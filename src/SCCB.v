==> flow/design.v <==
module SCCB(
input   wire    sclk, 
input   wire    rst_n,
input   wire    write_en,
input   wire    [7:0]   sccb_addr,
input   wire    [7:0]   sccb_data,
output  reg     data_finish,
output  reg     init_en,
output  reg     sio_c, 
output	reg		sio_e,
inout   wire     sio_d
);
parameter   INIT    = 'b000_0001,
            IDLE    = 'b000_0010,
            START   = 'b000_0100,
            DEVICE  = 'b000_1000,
            ADDR    = 'b001_0000,
            DATA    = 'b010_0000,
            STOP    = 'b100_0000;
reg [7:0] ID_OV7670 = 8'b1010_1010;
reg [4:0]   state, next_state;
reg init_flag, start_flag, device_flag, addr_flag, data_flag, stop_flag;
reg write_flag;
reg [18:0] init_cnt;
always @(posedge sclk or negedge rst_n)
    if(!rst_n)
        init_cnt <= 19'd0;
    else if(init_flag == 1'b0)
        init_cnt <= init_cnt + 1'b1;
    else
        init_cnt <= init_cnt;
always @(posedge sclk or negedge rst_n)
    if(!rst_n)
        init_en <= 1'b0;
    else if(init_cnt == 'd20_0000)
        init_en <= 1'b1;
    else
        init_en <= init_en;
reg SCCB_EN;
always @(posedge sclk or negedge rst_n)
    if(!rst_n)
        SCCB_EN <= 1'b0;
    else if(write_en == 1'b1)
        SCCB_EN <= 1'b1;
    else
        SCCB_EN <= 1'b0;
reg [7:0]   clk_cnt; 
always @(posedge sclk or negedge rst_n)
    if(!rst_n)
        clk_cnt <= 8'd0;
    else if(clk_cnt == 8'd99)
        clk_cnt <= 8'd0;
    else if(SCCB_EN == 1'b1)
        clk_cnt <= clk_cnt + 1'b1;
    else
        clk_cnt <= 8'd0;
always @(posedge sclk or negedge rst_n)
    if(!rst_n)
        sio_c <= 1'b1;
    else if(stop_flag == 1'b1 && clk_cnt == 'd99)
        sio_c <= 1'b1;
    else if(clk_cnt == 8'd99)
        sio_c <= ~sio_c;
always @(posedge sclk or negedge rst_n)
    if(!rst_n)
        sio_e <= 1'b1;
    else if(SCCB_EN == 1'b1)
        sio_e <= 1'b0;
    else
        sio_e <= 1'b1;
reg end_start;
always @(posedge sclk or negedge rst_n)
    if(!rst_n)
        end_start <= 1'b0;
    else if(start_flag == 1'b0)
        end_start <= 1'b0;
    else if(start_flag == 1'b1 && clk_cnt == 8'd99)
        end_start <= 1'b1;
    else
        end_start <= end_start;
reg end_device;
always @(posedge sclk or negedge rst_n)
    if(!rst_n)
        end_device <= 1'b0;
    else if(bit_cnt == 'd9 && byte_cnt == 'd1)
        end_device <= 1'b1;
    else    
        end_device <= 1'b0;
reg end_addr;
always @(posedge sclk or negedge rst_n)
    if(!rst_n)
        end_addr <= 1'b0;
    else if(bit_cnt == 'd9 && byte_cnt == 'd2)
        end_addr <= 1'b1;
    else    
        end_addr <= 1'b0;
reg end_data;
always @(posedge sclk or negedge rst_n)
    if(!rst_n)
        end_data <= 1'b0;
    else if(bit_cnt == 'd9 && byte_cnt == 'd3 && clk_cnt == 'd48)
        end_data <= 1'b1;
    else
        end_data <= 1'b0;
reg end_stop;
always @(posedge sclk or negedge rst_n)
    if(!rst_n)
        end_stop <= 1'b0;
    else if(stop_flag == 1'b1 && clk_cnt == 'd48)
        end_stop <= 1'b1;
    else
        end_stop <= 1'b0;
always @(posedge sclk or negedge rst_n)
    if(!rst_n)
        data_finish <= 1'b0;
    else if(bit_cnt == 'd9)
        data_finish <= 1'b1;
    else
        data_finish <= 1'b0;
reg [3:0] bit_cnt;
always @(posedge sclk or negedge rst_n)
    if(!rst_n)
        bit_cnt <= 4'd0;
    else if(clk_cnt == 8'd48 && bit_cnt == 4'd9)
        bit_cnt <= 4'd1;
    else if(clk_cnt == 8'd49 && write_flag == 1'b1)
        bit_cnt <= bit_cnt + 1'b1;
    else
        bit_cnt <= bit_cnt;
reg [2:0] byte_cnt;
always @(posedge sclk or negedge rst_n)
    if(!rst_n)
        byte_cnt <= 3'd0;
    else if(stop_flag == 1'b1)
        byte_cnt <= 3'd0;
    else if(bit_cnt == 4'd1 && clk_cnt == 8'd50)
        byte_cnt <= byte_cnt + 1'b1;
    else
        byte_cnt <= byte_cnt;
reg sio_data;
always @(posedge sclk or negedge rst_n)
    if(!rst_n)
        sio_data <= 1'b1;
    else if(start_flag == 1'b1 && clk_cnt == 8'd49)
        sio_data <= 1'b0;
    else if(stop_flag == 1'b1 && clk_cnt == 'd49)
        sio_data <= 1'b1;
    else if(bit_cnt == 4'd9)
        sio_data <= 1'bz;
    else if(device_flag == 1'b1)
        sio_data <= ID_OV7670[9-bit_cnt];
    else if(addr_flag == 1'b1)
        sio_data <= sccb_addr[9-bit_cnt];
    else if(data_flag == 1'b1)
        sio_data <= sccb_addr[9-bit_cnt];
    else
        sio_data <= sio_data;
assign sio_d = sio_data;
always @(posedge sclk or negedge rst_n)
    if(!rst_n)
        state <= IDLE;
    else
        state <= next_state;
always @(posedge sclk or negedge rst_n)
    if(!rst_n)
        next_state <= IDLE;
    else
    begin
        case(state)
            INIT:begin
                if(init_cnt >= 'd40_0000) next_state <= IDLE;
                else    next_state <= INIT;
            end
            IDLE:begin
                if(SCCB_EN == 1'b1) next_state <= START;
                else    next_state <= IDLE;
            end
            START:begin
                if(end_start == 1'b1) next_state <= DEVICE;
                else    next_state <= START;
            end
            DEVICE:begin
                if(end_device == 1'b1) next_state <= ADDR;
                else next_state <= DEVICE;
            end
            ADDR:begin
                if(end_addr == 1'b1) next_state <= DATA;
                else next_state <= ADDR;
            end
            DATA:begin
                if(end_data == 1'b1) next_state <= STOP;
                else next_state <= DATA;
            end
            STOP:begin
                if(end_stop == 1'b1)   next_state <= IDLE;
                else next_state <= STOP;
            end
            default:begin
                next_state <= IDLE;
            end
        endcase
    end
always @(posedge sclk or negedge rst_n)
    if(!rst_n)
        begin
            init_flag <= 1'b0;
            start_flag <= 1'b0;
            write_flag <= 1'b0;
            device_flag <= 1'b0;
            addr_flag <= 1'b0;
            data_flag <= 1'b0;
            stop_flag <= 1'b0;
        end
    else
    begin
        case (state)
            INIT:begin
                init_flag <= 1'b0;
                start_flag <= 1'b0;
                write_flag <= 1'b0;
                device_flag <= 1'b0;
                addr_flag <= 1'b0;
                data_flag <= 1'b0;
                stop_flag <= 1'b0;
            end
            IDLE:begin
                init_flag <= 1'b1;
                start_flag <= 1'b0;
                write_flag <= 1'b0;
                device_flag <= 1'b0;
                addr_flag <= 1'b0;
                data_flag <= 1'b0;
                stop_flag <= 1'b0;
            end 
            START:begin
                init_flag <= 1'b1;
                start_flag <= 1'b1;
                write_flag <= 1'b0;
                device_flag <= 1'b0;
                addr_flag <= 1'b0;
                data_flag <= 1'b0;
                stop_flag <= 1'b0;
            end
            DEVICE:begin
                init_flag <= 1'b1;
                start_flag <= 1'b0;
                write_flag <= 1'b1;
                device_flag <= 1'b1;
                addr_flag <= 1'b0;
                data_flag <= 1'b0;
                stop_flag <= 1'b0;
            end
            ADDR:begin
                init_flag <= 1'b1;
                start_flag <= 1'b0;
                write_flag <= 1'b1;
                device_flag <= 1'b0;
                addr_flag <= 1'b1;
                data_flag <= 1'b0;
                stop_flag <= 1'b0;
            end
            DATA:begin
                init_flag <= 1'b1;
                start_flag <= 1'b0;
                write_flag <= 1'b1;
                device_flag <= 1'b0;
                addr_flag <= 1'b0;
                data_flag <= 1'b1;
                stop_flag <= 1'b0;
            end
            STOP:begin
                init_flag <= 1'b1;
                start_flag <= 1'b0;
                write_flag <= 1'b0;
                device_flag <= 1'b0;
                addr_flag <= 1'b0;
                data_flag <= 1'b0;
                stop_flag <= 1'b1;
            end
            default:begin
                init_flag <= 1'b1;
                start_flag <= 1'b0;
                write_flag <= 1'b0;
                device_flag <= 1'b0;
                addr_flag <= 1'b0;
                data_flag <= 1'b0;
                stop_flag <= 1'b0;
            end
            default:begin
                init_flag <= 1'b0;
                start_flag <= 1'b0;
                write_flag <= 1'b0;
                device_flag <= 1'b0;
                addr_flag <= 1'b0;
                data_flag <= 1'b0;
                stop_flag <= 1'b0;
            end
        endcase
    end
endmodule
Step by step through the tools: SCCB. Tool output for the design above, in the order of the flow. Lines are those of the file above, counted from 1. A cell with - has no value.

Top: SCCB. Clock input: sclk. Standard-cell library: sky130hd. Timing corner: tt_025C_1v80.

After elaboration. Counts by Yosys on the flattened word-level netlist (proc, flatten, opt, wreduce; memories kept). Register bits leave out memories and registers merged into their read ports (data or address). Print and check cells are left out. Cells with the same type and inputs are merged into one.

Under register bits stands 58. The entry for bits of input ports reads 19. Under output and inout bits stands 5. For cells after elaboration the number is 83.

The figure for $add $sub $neg is 5. $lt $le $gt $ge: 1. The entry for equal/unequal tests reads 15. Shift-type cells: 2. The figure for muxes and demuxes is 28. Bitwise logic cells: 1. The entry for reduce/logical cells reads 11.

Operators with widths (number): case mux 5 bit (select 5 bit) (1); == test 8 x 6 -> 1 bit (second input constant) (3); adder 19 x 1 -> 19 bit (second input constant) (1); == test 19 x 18 -> 1 bit (second input constant) (1); >= comparator 19 bit (second input constant) (1); 2-to-1 mux 1 bit (17); 2-to-1 mux 8 bit (2); 2-to-1 mux 4 bit (3); 2-to-1 mux 5 bit (2); adder 8 x 1 -> 8 bit (second input constant) (1); indexed select 8 x 5 -> 1 bit (1); indexed select 8 x 5 -> 1 bit (first input constant) (1); == test 8 x 7 -> 1 bit (second input constant) (1); logical AND 1 bit (7); 2-to-1 mux 3 bit (2); subtractor 4 x 4 -> 5 bit (first input constant) (1); == test 5 x 1 -> 1 bit (second input constant) (1); == test 5 x 2 -> 1 bit (second input constant) (1); == test 5 x 3 -> 1 bit (second input constant) (1); == test 5 x 4 -> 1 bit (second input constant) (1); == test 5 bit (second input constant) (1); nonzero test 5 bit (1); adder 4 x 1 -> 4 bit (second input constant) (1); == test 4 x 1 -> 1 bit (second input constant) (1); == test 4 bit (second input constant) (1); OR reduction 4 bit (1); adder 3 x 1 -> 3 bit (second input constant) (1); == test 3 x 1 -> 1 bit (second input constant) (1).

Other operator kinds: 6; their cells: 6.

Longest topological paths. Depth = most cells in a row (Yosys ltp): at word level without a register or memory, in the mapped netlist without a sequential cell, where the memories' decode and read muxes count.

Under depth in word-level cells stands 6. The figure for ABC_AREA is 0. The figure for gate-level depth with buffers is 8.

Netlist. The flow's flattened synthesis, as Yosys stat reports it; memories are mapped. The netlist is that of the ABC_AREA named above (0 if unset); the other value can give another one. The area totals of this step are shown rounded.

For cell count the number is 255. Chip area (Yosys): 2800 um^2. Under area of sequential cells stands 1500 um^2. Flip-flops: 58.

Cell types: sky130_fd_sc_hd__dfrtp_1 (number 53, area in all 1.33E+03 um^2); sky130_fd_sc_hd__ha_1 (number 14, area in all 175.168 um^2); sky130_fd_sc_hd__xnor2_1 (number 19, area in all 166.41 um^2); sky130_fd_sc_hd__dfstp_2 (number 5, area in all 131.376 um^2); sky130_fd_sc_hd__xor2_1 (number 10, area in all 87.584 um^2); sky130_fd_sc_hd__nor2_1 (number 21, area in all 78.826 um^2); sky130_fd_sc_hd__nand2_1 (number 19, area in all 71.318 um^2); sky130_fd_sc_hd__inv_1 (number 18, area in all 67.565 um^2); sky130_fd_sc_hd__nand3_1 (number 11, area in all 55.053 um^2); sky130_fd_sc_hd__nor4_4 (number 2, area in all 42.541 um^2); sky130_fd_sc_hd__nand4_1 (number 5, area in all 31.28 um^2); sky130_fd_sc_hd__nor2b_1 (number 5, area in all 31.28 um^2); sky130_fd_sc_hd__a21oi_1 (number 6, area in all 30.029 um^2); sky130_fd_sc_hd__mux2i_1 (number 3, area in all 30.029 um^2); sky130_fd_sc_hd__nor3_1 (number 6, area in all 30.029 um^2); sky130_fd_sc_hd__o311ai_0 (number 3, area in all 26.275 um^2); sky130_fd_sc_hd__nor4_1 (number 4, area in all 25.024 um^2); sky130_fd_sc_hd__nor4_2 (number 2, area in all 25.024 um^2).

Not listed: further types 26, cells in them 49.

Path before layout. Path of least setup slack by OpenSTA after synthesis, without wires, with an ideal clock, recovery checks aside; 20% of the period is set as input and as output delay. Where synthesis merged equal registers, the netlist keeps one of their names.

Path kind: register -> register. Start point: reg bit_cnt[1]. End point: reg (no name shown). Under clock period stands 1670 ps. For data arrival time the number is 1687 ps. Under required time stands 1593 ps. For setup slack the number is -94 ps. The entry for delay of the path reads 1764 ps. The figure for stages is 8. The entry for path buffers reads 1. Period reached after synthesis: 1764 ps.

"delay of the path" = arrival - input delay + setup time. "stages": output pins that drive a net of the path, with the launching flip-flop's if there is one; two outputs of one cell count as two. "period reached after synthesis" = period - worst setup slack (recovery checks aside). The figure is calculated, with input and output delays left at 20% of the set period. Between the ends stands the longest chain of elaborated cells between them, by number of cells; it is not shown to be the way that was timed. Of several equally long chains one is given. Each line given opens the expression or statement behind the cell; cells for indexed reads and writes are added by Yosys, which also makes memories of some case tables. At most two assigning lines are given for a register; there are more.

Path through: sky130_fd_sc_hd__dfrtp_1 sky130_fd_sc_hd__clkbuf_1 sky130_fd_sc_hd__inv_1 sky130_fd_sc_hd__ha_1 sky130_fd_sc_hd__ha_1 sky130_fd_sc_hd__a211oi_1 sky130_fd_sc_hd__o2111ai_1 sky130_fd_sc_hd__a31oi_1. For cells in the longest elaborated chain the number is 6.

RTL lines, path after synthesis: start: declaration (line 120) `reg [3:0] bit_cnt;`; start: assignment (line 127) `bit_cnt <= bit_cnt + 1'b1;`; start: assignment (line 129) `bit_cnt <= bit_cnt;`; subtractor 4 x 4 -> 5 bit (line 155) `sio_data <= sccb_addr[9-bit_cnt];`; indexed select 8 x 5 -> 1 bit (line 155); 2-to-1 mux 1 bit (line 152) `else if(addr_flag == 1'b1)`; 2-to-1 mux 1 bit (line 150) `else if(device_flag == 1'b1)`; 2-to-1 mux 1 bit (line 148) `else if(bit_cnt == 4'd9)`; 2-to-1 mux 1 bit (line 144) `else if(start_flag == 1'b1 && clk_cnt == 8'd49)`.

Worst path after layout. Path of least setup slack in the final report of flow run A (OpenROAD, finished layout, wires in). Where an end is a register, its clock arrival counts in the times. The report prints the path's times to 10 ps; the period is as set.

Path kind: register -> register. Start point: reg bit_cnt[1]. End point: reg (no name shown). Under clock period stands 3120 ps. For data arrival time the number is 2400 ps. Under required time stands 3360 ps. For setup slack the number is 960 ps. The figure for stages is 8. The entry for path buffers reads 1.

Between the ends stands the longest chain of elaborated cells between them, by number of cells; it is not shown to be the way that was timed. Of several equally long chains one is given. At most two assigning lines are given for a register; there are more.

Path through: sky130_fd_sc_hd__dfrtp_1 sky130_fd_sc_hd__clkbuf_1 sky130_fd_sc_hd__inv_1 sky130_fd_sc_hd__ha_1 sky130_fd_sc_hd__ha_1 sky130_fd_sc_hd__a211oi_1 sky130_fd_sc_hd__o2111ai_1 sky130_fd_sc_hd__a31oi_1. For cells in the longest elaborated chain the number is 6.

RTL lines, path after layout: start: declaration (line 120) `reg [3:0] bit_cnt;`; start: assignment (line 127) `bit_cnt <= bit_cnt + 1'b1;`; start: assignment (line 129) `bit_cnt <= bit_cnt;`; subtractor 4 x 4 -> 5 bit (line 155) `sio_data <= sccb_addr[9-bit_cnt];`; indexed select 8 x 5 -> 1 bit (line 155); 2-to-1 mux 1 bit (line 152) `else if(addr_flag == 1'b1)`; 2-to-1 mux 1 bit (line 150) `else if(device_flag == 1'b1)`; 2-to-1 mux 1 bit (line 148) `else if(bit_cnt == 4'd9)`; 2-to-1 mux 1 bit (line 144) `else if(start_flag == 1'b1 && clk_cnt == 8'd49)`.

--- measured runs ---
Top module SCCB; platform sky130hd; tools Yosys and OpenROAD; 2 stored runs in no particular order. Input and output delays are each 20% of the period that was set; the output load is 0.01 pF. "critical path time" is the time allowed to the run's worst setup path (the clock period less input and output delay, where it has them) less its slack. Clock arrival times count: a late capture clock shortens it, a late launch clock lengthens it. By "power consumption" is meant OpenSTA's value without simulated activity: inputs other than the clock are taken to toggle once in ten clock periods, and the tool carries that through the logic. "critical path time" is given in steps of 10 ps. Values from the reports are rounded here.

Flow run A has these settings: period_ns 3.12; CORE_UTILIZATION 32; SETUP_SLACK_MARGIN 0.42; PLACE_DENSITY 0.46; CORE_ASPECT_RATIO 0.53; CORE_MARGIN 5; CELL_PAD_IN_SITES_GLOBAL_PLACEMENT 2; CELL_PAD_IN_SITES_DETAIL_PLACEMENT 0; TNS_END_PERCENT 70; GPL_TIMING_DRIVEN 0; GPL_ROUTABILITY_DRIVEN 1; CAP_MARGIN 20; SLEW_MARGIN 20. The synthesis area is 2800 um^2. The die size reads 11000 um^2. The standard-cell area of the final layout is 3400 um^2. The worst setup slack after layout stands at 960 ps. The setup TNS reads 0 ps. The measured power consumption is 2200 uW. The critical path time reads 2160 ps. Critical path type: register -> register.

Flow run B has these settings: period_ns 1.21; CORE_UTILIZATION 51; PLACE_DENSITY_LB_ADDON 0.0; CELL_PAD_IN_SITES_GLOBAL_PLACEMENT 2; CELL_PAD_IN_SITES_DETAIL_PLACEMENT 0; CAP_MARGIN 20; CORE_MARGIN 2; SLEW_MARGIN 20. The synthesis area is 2800 um^2. The die size reads 6100 um^2. The standard-cell area of the final layout is 4200 um^2. The worst setup slack after layout stands at -360 ps. The setup TNS reads -7400 ps. The measured power consumption is 6100 uW. The critical path time reads 1570 ps. Critical path type: register -> register.
--- end ---
